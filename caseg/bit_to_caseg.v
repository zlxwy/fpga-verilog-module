==> flow/design.v <==
module bit_to_caseg(
    input   wire        sclk,
    input   wire        nrst,
    input   wire[7:0]   dp_en,  
    input   wire[3:0]   bit_7,
    input   wire[3:0]   bit_6,
    input   wire[3:0]   bit_5,
    input   wire[3:0]   bit_4,
    input   wire[3:0]   bit_3,
    input   wire[3:0]   bit_2,
    input   wire[3:0]   bit_1,
    input   wire[3:0]   bit_0,
    output  reg[7:0]    sel,
    output  reg[7:0]    seg
);
wire[31:0] disp_reg;
assign disp_reg = {bit_7, bit_6, bit_5, bit_4, bit_3, bit_2, bit_1, bit_0};
reg[15:0]   cnt_1ms;
parameter   cnt_1ms_MAX = 16'd49_999; 
always @(posedge sclk or negedge nrst) begin
    if(nrst == 0)                       cnt_1ms <= 0;
    else if(cnt_1ms == cnt_1ms_MAX)     cnt_1ms <= 0;
    else                                cnt_1ms <= cnt_1ms + 1;
end
reg signal_1ms; 
always @(posedge sclk or negedge nrst) begin
    if(nrst == 0)                       signal_1ms <= 0;
    else if(cnt_1ms == cnt_1ms_MAX-1)   signal_1ms <= 1;
    else                                signal_1ms <= 0;
end
reg[2:0]    cnt_bit; 
parameter   cnt_bit_MAX = 3'd7; 
always @(posedge sclk or negedge nrst) begin
    if(nrst == 0)                                           cnt_bit <= 0;
    else if(signal_1ms == 1 && cnt_bit == cnt_bit_MAX)      cnt_bit <= 0;
    else if(signal_1ms == 1)                                cnt_bit <= cnt_bit + 1;
    else                                                    cnt_bit <= cnt_bit;
end
reg[7:0]  sel_disp;
always @(posedge sclk or negedge nrst) begin
    if(nrst == 0)
        sel_disp <= 0;
    else if(signal_1ms == 1) begin
        case(cnt_bit)
            0:  sel_disp <= ~8'b0000_0001;
            1:  sel_disp <= ~8'b0000_0010;
            2:  sel_disp <= ~8'b0000_0100;
            3:  sel_disp <= ~8'b0000_1000;
            4:  sel_disp <= ~8'b0001_0000;
            5:  sel_disp <= ~8'b0010_0000;
            6:  sel_disp <= ~8'b0100_0000;
            7:  sel_disp <= ~8'b1000_0000;
            default: sel_disp <= sel_disp;
        endcase
    end
    else
        sel_disp <= sel_disp;
end
reg[3:0]  seg_disp;
always @(posedge sclk or negedge nrst) begin
    if(nrst == 0)
        seg_disp <= 0;
    else if(signal_1ms == 1) begin
        case(cnt_bit)
        0:  seg_disp <= disp_reg[3:0];
        1:  seg_disp <= disp_reg[7:4];
        2:  seg_disp <= disp_reg[11:8];
        3:  seg_disp <= disp_reg[15:12];
        4:  seg_disp <= disp_reg[19:16];
        5:  seg_disp <= disp_reg[23:20];
        6:  seg_disp <= disp_reg[27:24];
        7:  seg_disp <= disp_reg[31:28];
        default: seg_disp <= seg_disp;
        endcase
    end
    else
        seg_disp <= seg_disp;
end
always @(posedge sclk or negedge nrst) begin
    if(nrst == 0)   sel <= 0;
    else            sel <= sel_disp;
end
always @(posedge sclk or negedge nrst) begin
    if(nrst == 0)
        seg <= 0;
    else begin
        case(seg_disp) 
            0:  seg <= 8'b1100_0000 & ((dp_en[cnt_bit-1])?8'b0111_1111:8'b1111_1111); 
            1:  seg <= 8'b1111_1001 & ((dp_en[cnt_bit-1])?8'b0111_1111:8'b1111_1111); 
            2:  seg <= 8'b1010_0100 & ((dp_en[cnt_bit-1])?8'b0111_1111:8'b1111_1111); 
            3:  seg <= 8'b1011_0000 & ((dp_en[cnt_bit-1])?8'b0111_1111:8'b1111_1111); 
            4:  seg <= 8'b1001_1001 & ((dp_en[cnt_bit-1])?8'b0111_1111:8'b1111_1111); 
            5:  seg <= 8'b1001_0010 & ((dp_en[cnt_bit-1])?8'b0111_1111:8'b1111_1111); 
            6:  seg <= 8'b1000_0010 & ((dp_en[cnt_bit-1])?8'b0111_1111:8'b1111_1111); 
            7:  seg <= 8'b1111_1000 & ((dp_en[cnt_bit-1])?8'b0111_1111:8'b1111_1111); 
            8:  seg <= 8'b1000_0000 & ((dp_en[cnt_bit-1])?8'b0111_1111:8'b1111_1111); 
            9:  seg <= 8'b1001_0000 & ((dp_en[cnt_bit-1])?8'b0111_1111:8'b1111_1111); 
            10: seg <= 8'b1111_1111 & ((dp_en[cnt_bit-1])?8'b0111_1111:8'b1111_1111); 
            11: seg <= 8'b1011_1111 & ((dp_en[cnt_bit-1])?8'b0111_1111:8'b1111_1111); 
            12: seg <= 8'b1000_1000 & ((dp_en[cnt_bit-1])?8'b0111_1111:8'b1111_1111); 
            13: seg <= 8'b1000_1100 & ((dp_en[cnt_bit-1])?8'b0111_1111:8'b1111_1111); 
            default: seg <= seg;
        endcase
    end
end
endmodule
# --- Reports on bit_to_caseg ---
# Tool output for the design above, in the order of the flow.
# Line numbers count from 1 in the design file above.
# Cell names lack the library's common part.
design:
  top_module: "bit_to_caseg"
  clk_port: "sclk"
  library: "sky130hd"
  pvt_corner: "tt_025C_1v80"

# --- After elaboration ---
# Source: Yosys, flattened and elaborated, memories not mapped. Widths are those after wreduce. Registers that Yosys merges into a memory's read port (data or address) are not register bits. Print and check cells do not count. Equal cells are merged and count once.
# Yosys's memory passes give these memory sizes; they may raise the number of words (mostly to a power of two), join words into wider ones and drop unused or constant bits.
word_totals:
  out_inout_bits: 16
  mem_bits_ro: 64
  n_memories: 1
  wordCells: 46
  register_bits: 40
  clocked_rd_ports_x_width: 8
classes:
  shift: 1
  reduce_and_logical: 6
  mux: 7
  n_addsub: 3
  n_eq: 22
memory_table:
  columns: ["name", "size", "width", "rd", "write_ports", "line_no", "text"]
  rows:
  - ["(no name shown)", 8, 8, 1, 0, 44, "case(cnt_bit)"]
ops:
  columns: ["cell", "n"]
  rows:
  - ["case mux 8 bit (select 14 bit)", 1]
  - ["== test 16 bit (second input constant)", 2]
  - ["case mux 4 bit (select 8 bit)", 1]
  - ["== test 4 bit (second input constant)", 6]
  - ["adder 16 x 1 -> 16 bit (second input constant)", 1]
  - ["== test 4 x 3 -> 1 bit (second input constant)", 4]
  - ["2-to-1 mux 16 bit", 1]
  - ["nonzero test 14 bit", 1]
  - ["== test 3 bit (second input constant)", 4]
  - ["== test 4 x 2 -> 1 bit (second input constant)", 2]
  - ["indexed select 8 x 4 -> 1 bit", 1]
  - ["2-to-1 mux 8 bit", 1]
  - ["== test 3 x 2 -> 1 bit (second input constant)", 2]
  - ["2-to-1 mux 3 bit", 2]
  - ["subtractor 3 x 1 -> 4 bit (second input constant)", 1]
  - ["== test 4 x 1 -> 1 bit (second input constant)", 1]
  - ["logical NOT 4 bit", 1]
  - ["adder 3 x 1 -> 3 bit (second input constant)", 1]
  - ["== test 3 x 1 -> 1 bit (second input constant)", 1]
  - ["logical NOT 3 bit", 1]
  - ["nonzero test 2 bit", 1]
  - ["logical AND 1 bit", 1]
  - ["logical NOT 1 bit", 1]
  - ["2-to-1 mux 1 bit", 1]

# --- Depth ---
# Yosys ltp: most cells in a row. Word level: on the elaborated netlist, between registers, memories and ports. Mapped: between sequential cells and ports; inverters and the memories' decode and read muxes count.
depth:
  ltp_word: 4
  abc_area: 1
  ltp_mapped: 10

# --- Synthesis result ---
# Source: synth_stat.txt of the flow (Yosys; design flattened, memories mapped). It holds for the ABC_AREA given above (unset counts as 0); a run with the other value may have another netlist.
# Totals and module areas in this step are rounded.
mapped:
  mapped_cells: 335
  seq_area_mm2: 0.0012
  n_buf: 3
  ffs: 48
  mapped_area_mm2: 0.00259
by_type:
  columns: ["cell_type", "n", "area_total_um2"]
  rows:
  - ["dfrtp_1", 48, 1.2E+03]
  - ["nand2_1", 107, 401.635]
  - ["ha_1", 11, 137.632]
  - ["nor2_1", 34, 127.622]
  - ["nand3_1", 25, 125.12]
  - ["inv_1", 33, 123.869]
  - ["xor2_1", 7, 61.309]
  - ["o21ai_0", 12, 60.058]
  - ["nor2_2", 9, 56.304]
  - ["a21oi_1", 10, 50.048]
  - ["nor2_4", 4, 45.043]
  - ["nand2_2", 5, 31.28]
  - ["nand4_1", 5, 31.28]
  - ["nor3_1", 4, 20.019]
  - ["inv_2", 4, 15.014]
  - ["o21ai_1", 3, 15.014]
  - ["a31oi_1", 2, 12.512]
  - ["nor4_1", 2, 12.512]
# Other cell types: 9; their cells: 10.

# --- Worst setup path after synthesis ---
# Source: OpenSTA report_checks on the synthesized netlist (no wires, ideal clock, input and output delay 20% of the period each), path of least setup slack; recovery checks are left aside. Register names are those of the netlist, which keeps one name where synthesis merged equal registers.
synth_path:
  kind: "register -> register"
  start: "register cnt_bit[0]"
  end: "register seg_disp[0]"
  tclk_ns: 2.07
  path_stages: 9
  path_delay_ns: 1.554
  launch_ns: 0.000
  slack_ns: 0.516
  arrival_ns: 1.437
  path_buffers: 0
  period_less_setup_slack_ns: 1.554
# "path_delay_ns" = arrival - input delay + setup time.
# "path_stages": output pins that drive a net of the path, with the launching flip-flop's if there is one; two outputs of one cell count as two.
# "period_less_setup_slack_ns" = period - worst setup slack (recovery checks aside). The figure is calculated, with input and output delays left at 20% of the set period.
# Between the ends stands the longest chain of elaborated cells between them, by number of cells; it is not shown to be the way that was timed. Of several equally long chains one is given.
# A line is the first line of the expression or statement that the cell stems from. Yosys adds cells for indexed reads and writes and turns some case tables into memories.
# A register here has more assigning lines than the two given.
synth_via:
  cell_sequence: "dfrtp_1 -> ha_1 -> ha_1 -> nor2_1 -> nand2_1 -> nor2_2 -> a21oi_1 -> nand2_1 -> nand2_1"
  elab_chain_len: 2
  cells_between: 9
  classes_between: "eq/ne: 7; mux: 1; reduce/logical: 1"
synth_rtl:
  columns: ["item", "line_no", "text"]
  rows:
  - ["start, declared", 31, "reg[2:0]    cnt_bit;"]
  - ["start, assigned", 36, "else if(signal_1ms == 1)                                cnt_bit <= cnt_bit + 1;"]
  - ["start, assigned", 37, "else                                                    cnt_bit <= cnt_bit;"]
  - ["== test 3 bit", 64, "case(cnt_bit)"]
  - ["case mux 4 bit (select 8 bit)", 64, null]
  - ["end, assigned", 65, "0:  seg_disp <= disp_reg[3:0];"]
  - ["end, assigned", 66, "1:  seg_disp <= disp_reg[7:4];"]
  - ["end, declared", 59, "reg[3:0]  seg_disp;"]

# --- Worst path after layout ---
# From the final timing report of job 1: the path of least setup slack in the routed layout; clock arrival at registers is part of the times.
layout_path:
  kind: "register -> output"
  start: "register seg[7]"
  end: "output port seg[7]"
  output_delay_ns: 0.66
  path_stages: 2
  launch_ns: 0.29
  tclk_ns: 3.28
  slack_ns: 1.43
  arrival_ns: 1.20
  path_buffers: 1
# A register here has more assigning lines than the two given.
layout_via:
  cell_sequence: "dfrtp_1 -> clkdlybuf4s50_1"
  elab_chain_len: 0
  cells_between: 0
  lines_between: 0
layout_rtl:
  columns: ["item", "line_no", "text"]
  rows:
  - ["start, declared", 14, "output  reg[7:0]    seg"]
  - ["start, assigned", 88, "0:  seg <= 8'b1100_0000 & ((dp_en[cnt_bit-1])?8'b0111_1111:8'b1111_1111);"]
  - ["start, assigned", 89, "1:  seg <= 8'b1111_1001 & ((dp_en[cnt_bit-1])?8'b0111_1111:8'b1111_1111);"]
  - ["end, declared", 14, null]

Appendix: measured runs

Flow measurements of bit_to_caseg on sky130hd: 2 stored runs with different settings, listed in no order. Input and output delays are each 20% of the period that was set; the output load is 0.01 pF.
"timing.worst_path_ns": the worst setup path's part of the clock period (all of it between registers, 20% less for each end at a port) less its slack. A launch clock that arrives late makes it longer, a capture clock that arrives late makes it shorter.
"power_total_mw": no workload was simulated; the value follows from the tool's default switching activity.
The measured numbers are rounded.

--- job 1 ---
==> flow/run.sh <==
#!/bin/bash
# the make line also repeats the synthesis and layout settings of config.mk as NAME=value (left out here)
make -C /OpenROAD-flow-scripts/flow DESIGN_CONFIG=/design/flow/config.mk WORK_HOME=/design/flow/orfs CLKGATE_MAP_FILE= finish
==> flow/config.mk <==
export PLATFORM = sky130hd
export DESIGN_NAME = bit_to_caseg
export DESIGN_NICKNAME = bit_to_caseg
export VERILOG_FILES = /design/flow/design.v
export SDC_FILE = /design/flow/constraint.sdc
export NUM_CORES = 4
export LEC_CHECK = 0
export ABC_AREA = 1
export CAP_MARGIN = 20
export CELL_PAD_IN_SITES_DETAIL_PLACEMENT = 0
export CORE_MARGIN = 2
export CORE_UTILIZATION = 54
export CTS_CLUSTER_SIZE = 93
export GPL_ROUTABILITY_DRIVEN = 0
export PLACE_DENSITY_LB_ADDON = 0.19
export SLEW_MARGIN = 20
==> flow/constraint.sdc <==
create_clock -name core_clock -period 3.28 [get_ports {sclk}]
set_input_delay 0.6560 -clock core_clock [delete_from_list [all_inputs] [get_ports {sclk}]]
set_output_delay 0.6560 -clock core_clock [all_outputs]
set_load 0.01 [all_outputs]

==> results, as YAML <==
results:
  timing.worst_path_ns: 1.20
  worst_setup_path_type: "register -> output"
  worst_setup_slack_ns: 1.43
  final_setup_tns_ns: 0.000
  finalUtil_pct: 70.6
  cell_area_final_mm2: 0.00329
  power_total_mw: 0.984
  synthArea_mm2: 0.00259
  final_die_area_mm2: 0.00537

--- job 2 ---
==> flow/run.sh <==
#!/bin/bash
# the make line also repeats the synthesis and layout settings of config.mk as NAME=value (left out here)
make -C /OpenROAD-flow-scripts/flow DESIGN_CONFIG=/design/flow/config.mk WORK_HOME=/design/flow/orfs CLKGATE_MAP_FILE= finish
==> flow/config.mk <==
export PLATFORM = sky130hd
export DESIGN_NAME = bit_to_caseg
export DESIGN_NICKNAME = bit_to_caseg
export VERILOG_FILES = /design/flow/design.v
export SDC_FILE = /design/flow/constraint.sdc
export NUM_CORES = 4
export LEC_CHECK = 0
export CAP_MARGIN = 20
export CELL_PAD_IN_SITES_DETAIL_PLACEMENT = 1
export CORE_MARGIN = 10
export CORE_UTILIZATION = 38
export PLACE_DENSITY_LB_ADDON = 0.22
export SETUP_SLACK_MARGIN = -0.2
export SLEW_MARGIN = 35
export TNS_END_PERCENT = 15
==> flow/constraint.sdc <==
create_clock -name core_clock -period 2.3 [get_ports {sclk}]
set_input_delay 0.4600 -clock core_clock [delete_from_list [all_inputs] [get_ports {sclk}]]
set_output_delay 0.4600 -clock core_clock [all_outputs]
set_load 0.01 [all_outputs]

==> results, as YAML <==
results:
  finalUtil_pct: 52.6
  synthArea_mm2: 0.00238
  power_total_mw: 1.67
  final_die_area_mm2: 0.00983
  final_setup_tns_ns: 0.000
  cell_area_final_mm2: 0.00315
  worst_setup_slack_ns: 0.299
  timing.worst_path_ns: 2.00
  worst_setup_path_type: "register -> register"
