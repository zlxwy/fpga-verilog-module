==> flow/design.v <==
module num_to_bit(
    input   wire        sclk,
    input   wire        nrst,
    input   wire[5:0]   num_02,
    input   wire[5:0]   num_01,
    input   wire[5:0]   num_00,
    output  reg[3:0]    bit_7,
    output  reg[3:0]    bit_6,
    output  reg[3:0]    bit_5,
    output  reg[3:0]    bit_4,
    output  reg[3:0]    bit_3,
    output  reg[3:0]    bit_2,
    output  reg[3:0]    bit_1,
    output  reg[3:0]    bit_0
);
reg         shift_signal;    
reg[2:0]    cnt_shift;       
parameter   cnt_shift_MAX = 3'd7; 
reg[13:0]   num_02_shift;    
reg[13:0]   num_01_shift;    
reg[13:0]   num_00_shift;    
always @(posedge sclk or negedge nrst) begin
    if(nrst == 0)       shift_signal <= 0;
    else                shift_signal <= ~shift_signal;
end
always @(posedge sclk or negedge nrst) begin
    if(nrst == 0)                                               cnt_shift <= 0;
    else if(cnt_shift == cnt_shift_MAX && shift_signal == 1)    cnt_shift <= 0;
    else if(shift_signal == 1)                                  cnt_shift <= cnt_shift + 1;
    else                                                        cnt_shift <= cnt_shift;
end
always @(posedge sclk or negedge nrst) begin
    if(nrst == 0)
        num_02_shift <= 0;
    else if(cnt_shift == 0)
        num_02_shift <= {8'b0, num_02};
    else if(cnt_shift <= cnt_shift_MAX-1 && shift_signal == 0) begin
        num_02_shift[9:6]   <= (num_02_shift[9:6]   > 4)?(num_02_shift[9:6]   + 3):(num_02_shift[9:6]  );
        num_02_shift[13:10] <= (num_02_shift[13:10] > 4)?(num_02_shift[13:10] + 3):(num_02_shift[13:10]);
    end
    else if(cnt_shift <= cnt_shift_MAX-1 && shift_signal == 1)
        num_02_shift <= num_02_shift << 1;
    else 
        num_02_shift <= num_02_shift; 
end
always @(posedge sclk or negedge nrst) begin
    if(nrst == 0)
        num_01_shift <= 0;
    else if(cnt_shift == 0)
        num_01_shift <= {8'b0, num_01};
    else if(cnt_shift <= cnt_shift_MAX-1 && shift_signal == 0) begin
        num_01_shift[9:6]   <= (num_01_shift[9:6]   > 4)?(num_01_shift[9:6]   + 3):(num_01_shift[9:6]  );
        num_01_shift[13:10] <= (num_01_shift[13:10] > 4)?(num_01_shift[13:10] + 3):(num_01_shift[13:10]);
    end
    else if(cnt_shift <= cnt_shift_MAX-1 && shift_signal == 1)
        num_01_shift <= num_01_shift << 1;
    else 
        num_01_shift <= num_01_shift; 
end
always @(posedge sclk or negedge nrst) begin
    if(nrst == 0)
        num_00_shift <= 0;
    else if(cnt_shift == 0)
        num_00_shift <= {8'b0, num_00};
    else if(cnt_shift <= cnt_shift_MAX-1 && shift_signal == 0) begin
        num_00_shift[9:6]   <= (num_00_shift[9:6]   > 4)?(num_00_shift[9:6]   + 3):(num_00_shift[9:6]  );
        num_00_shift[13:10] <= (num_00_shift[13:10] > 4)?(num_00_shift[13:10] + 3):(num_00_shift[13:10]);
    end
    else if(cnt_shift <= cnt_shift_MAX-1 && shift_signal == 1)
        num_00_shift <= num_00_shift << 1;
    else 
        num_00_shift <= num_00_shift; 
end
always @(posedge sclk or negedge nrst) begin
    if(nrst == 0) begin
        bit_7 <= 4'd10; bit_6 <= 4'd10; bit_5 <= 4'd10; bit_4 <= 4'd10;
        bit_3 <= 4'd10; bit_2 <= 4'd10; bit_1 <= 4'd10; bit_0 <= 4'd10; 
    end
    else if(cnt_shift == cnt_shift_MAX) begin
        bit_7 <= num_02_shift[13:10]; bit_6 <= num_02_shift[9:6];
        bit_5 <= 4'd11;
        bit_4 <= num_01_shift[13:10]; bit_3 <= num_01_shift[9:6];
        bit_2 <= 4'd11;
        bit_1 <= num_00_shift[13:10]; bit_0 <= num_00_shift[9:6];
    end
    else begin
        bit_7 <= bit_7; bit_6 <= bit_6; bit_5 <= bit_5; bit_4 <= bit_4;
        bit_3 <= bit_3; bit_2 <= bit_2; bit_1 <= bit_1; bit_0 <= bit_0;
    end
end
endmodule
-- Step by step through the tools: num_to_bit
Tool output for the design above, in the order of the flow.
Lines are those of the file above, counted from 1.
Operators: Yosys type, input widths -> output width; for muxes data width and select width s.
Library cell names are shortened.
The mark n/a stands for no value.
- design top: num_to_bit
- clock: sclk
- cell library: sky130hd
- corner: tt_025C_1v80

-- Word-level counts
Source: Yosys, flattened and elaborated, memories not mapped. Widths are those after wreduce. Registers that Yosys merges into a memory's read port (data or address) are not register bits. Print and check cells do not count. Equal cells are merged and count once.
- output and inout port bits: 32
- noted register bits: 71
- elaborated cells: 90
- magnitude comparators: 7
- mux-type cells: 35
- equality and inequality tests at 8
- reduce/logical cells at 14
- bitwise logic cells: 1
- add/sub/neg operators at 7
- operators by type and width (cell ; number):
    $mux 4 ; 24
    $mux 6 ; 9
    $add 4x2->4 const B ; 6
    $gt 4x3->1 const B ; 6
    $ne 3x2->1 const B ; 6
    $reduce_and 2->1 ; 7
    $mux 3 ; 2
    $reduce_bool 2->1 ; 2
    $logic_and 1x1->1 ; 3
    $add 3x1->3 const B ; 1
    $le 3x3->1 const B ; 1
    $eq 3x3->1 const B ; 1
    $logic_not 3->1 ; 1
    $reduce_bool 3->1 ; 1
    $ne 2x2->1 const B ; 1
    $not 1->1 ; 1

-- Logic depth
Depth = most cells in a row (Yosys ltp): at word level without a register or memory, in the mapped netlist without a sequential cell, where the memories' decode and read muxes count.
- word-level depth at 5
- ABC_AREA: 0
- mapped depth: 8
- noted mapped depth without buffers: 6

-- Netlist
The flow's flattened synthesis, as Yosys stat reports it; memories are mapped. The netlist is that of the ABC_AREA named above (0 if unset); the other value can give another one.
- cell count at 361
- noted mapped flip-flops: 71
- cell area after synthesis at 3925.0 µm²
- cell types (type ; number):
    dfrtp_1 ; 59
    dfstp_2 ; 12
    mux2_2 ; 24
    ha_1 ; 16
    mux2i_1 ; 16
    o21ai_0 ; 24
    a21oi_1 ; 19
    nand2_1 ; 25
    buf_4 ; 10
    inv_1 ; 20
    a22o_1 ; 8
    buf_6 ; 6
    buf_2 ; 13
    o211ai_1 ; 8
    o21bai_1 ; 7
    o311ai_4 ; 2
    nor4_1 ; 7
    a211oi_2 ; 3
Not listed: further types 35, cells in them 82.

-- Path before layout
Source: OpenSTA report_checks on the synthesized netlist (no wires, ideal clock, input and output delay 20% of the period each), path of least setup slack; recovery checks are left aside. Register names are those of the netlist, which keeps one name where synthesis merged equal registers.
- kind: register to register
- start point: register cnt_shift[1]
- end point: register bit_0[0]
- noted launch time at the first pin: 0 ps
- noted delay of the path: 1570 ps
- noted arrival: 1445 ps
- buffers on the path: 2
- clock period at 1600 ps
- driving pins on the path: 6
- setup time: 125 ps
- path slack at 30 ps
- synthesis period reached: 1570 ps
"delay of the path" = arrival - input delay + setup time.
"driving pins on the path" counts driving pins, that of a launching flip-flop among them; a cell with two outputs on the path counts twice.
"synthesis period reached" = period - worst setup slack (recovery checks aside). The figure is calculated, with input and output delays left at 20% of the set period.
Between the ends stands the longest chain of elaborated cells between them, by number of cells; it is not shown to be the way that was timed. Of several equally long chains one is given.
A line is the first line of the expression or statement that the cell stems from. Yosys adds cells for indexed reads and writes and turns some case tables into memories.
At most two assigning lines are given for a register; there are more.
- cell sequence: dfrtp_1 ha_1 ha_1 buf_2 buf_2 mux2_2
- length of the longest elaborated chain at 1
- RTL lines, path after synthesis (element ; line ; RTL):
    from (decl) ; 17 ; reg[2:0]    cnt_shift;
    from (assign) ; 29 ; else if(shift_signal == 1)                                  cnt_shift <= cnt_shift + 1;
    from (assign) ; 30 ; else                                                        cnt_shift <= cnt_shift;
    $eq 3x3->1 ; 79 ; else if(cnt_shift == cnt_shift_MAX) begin
    to (assign) ; 84 ; bit_1 <= num_00_shift[13:10]; bit_0 <= num_00_shift[9:6];
    to (assign) ; 88 ; bit_3 <= bit_3; bit_2 <= bit_2; bit_1 <= bit_1; bit_0 <= bit_0;
    to (decl) ; 14 ; output  reg[3:0]    bit_0

-- Worst path after layout
Path of least setup slack in the final report of stored run 1 (OpenROAD, finished layout, wires in). Where an end is a register, its clock arrival counts in the times.
The report prints the path's times to 10 ps; the period is as set.
- kind: register to register
- start point: register cnt_shift[0]
- end point: register num_00_shift[9]
- setup time: 60 ps
- buffers on the path: 2
- driving pins on the path: 9
- path slack at -530 ps
- noted launch time at the first pin: 340 ps
- clock period at 1140 ps
- noted arrival: 1940 ps
Between the ends stands the longest chain of elaborated cells between them, by number of cells; it is not shown to be the way that was timed. Of several equally long chains one is given.
At most two assigning lines are given for a register; there are more.
- cell sequence: dfrtp_1 inv_2 ha_4 nor2b_4 buf_12 nor2_4 buf_12 a221oi_4 o22a_1
- length of the longest elaborated chain at 5
- RTL lines, path post-layout (element ; line ; RTL):
    from (decl) ; 17 ; reg[2:0]    cnt_shift;
    from (assign) ; 29 ; else if(shift_signal == 1)                                  cnt_shift <= cnt_shift + 1;
    from (assign) ; 30 ; else                                                        cnt_shift <= cnt_shift;
    $le 3x3->1 ; 69 ; else if(cnt_shift <= cnt_shift_MAX-1 && shift_signal == 1)
    $logic_and 1x1->1 ; 69 ;
    $mux 4 ; 69 ;
    $mux 4 ; 65 ; else if(cnt_shift <= cnt_shift_MAX-1 && shift_signal == 0) begin
    $mux 4 ; 63 ; else if(cnt_shift == 0)
    to (assign) ; 64 ; num_00_shift <= {8'b0, num_00};
    to (assign) ; 66 ; num_00_shift[9:6]   <= (num_00_shift[9:6]   > 4)?(num_00_shift[9:6]   + 3):(num_00_shift[9:6]  );
    to (decl) ; 21 ; reg[13:0]   num_00_shift;

# Flow runs of num_to_bit

Measured results for num_to_bit: 2 stored runs of the Yosys and OpenROAD flow on sky130hd. The settings differ; the order carries no meaning. The constraints put input and output delay at 20% of the set period each and load the outputs with 0.01 pF.
"period achieved" means the clock period less the worst setup slack. The figure is calculated, with input and output delays left at 20% of the set period.
"worst setup path time" means the part of the period allowed to the worst setup path (the constraints hold back 20% at inputs and 20% at outputs) less its slack; where the path has registers, the arrival times of their clocks count too.
"overall power" rests on the timing tool's default activity at the inputs, not on a simulated workload.
"worst setup path time" is given in steps of 10 ps.

Stored run 1
Settings were period_ns = 1.14; CORE_UTILIZATION = 17; PLACE_DENSITY_LB_ADDON = 0.26; CORE_ASPECT_RATIO = 1.01; CELL_PAD_IN_SITES_GLOBAL_PLACEMENT = 0; CELL_PAD_IN_SITES_DETAIL_PLACEMENT = 1; TNS_END_PERCENT = 35; GPL_TIMING_DRIVEN = 0; GPL_ROUTABILITY_DRIVEN = 1; CTS_CLUSTER_SIZE = 50; CTS_CLUSTER_DIAMETER = 359; MIN_ROUTING_LAYER = met1; MAX_ROUTING_LAYER = met5; CAP_MARGIN = 20; CORE_MARGIN = 2; SLEW_MARGIN = 20
- noted the overall power: 0.006405 W
- utilization in the final report at 25.0%
- period achieved: 1,667 ps
- die footprint: 24,319.8 µm²
- worst setup slack after layout: -527 ps
- noted the standard-cell area of the final layout: 5,635.4 µm²
- sum of negative setup slack at -30,468 ps
- worst setup path time at 1,670 ps
- critical path kind: register to register
- noted the mapped cell area after synthesis: 3,925.0 µm²

Stored run 2
Settings were period_ns = 1.61; CORE_UTILIZATION = 71; SETUP_SLACK_MARGIN = 0.48; PLACE_DENSITY = 0.89; CORE_ASPECT_RATIO = 0.83; CELL_PAD_IN_SITES_DETAIL_PLACEMENT = 1; GPL_TIMING_DRIVEN = 0; CAP_MARGIN = 25; SLEW_MARGIN = 0; MIN_ROUTING_LAYER = met2; CORE_MARGIN = 2
- not finished: placement ended with error DPL-0033
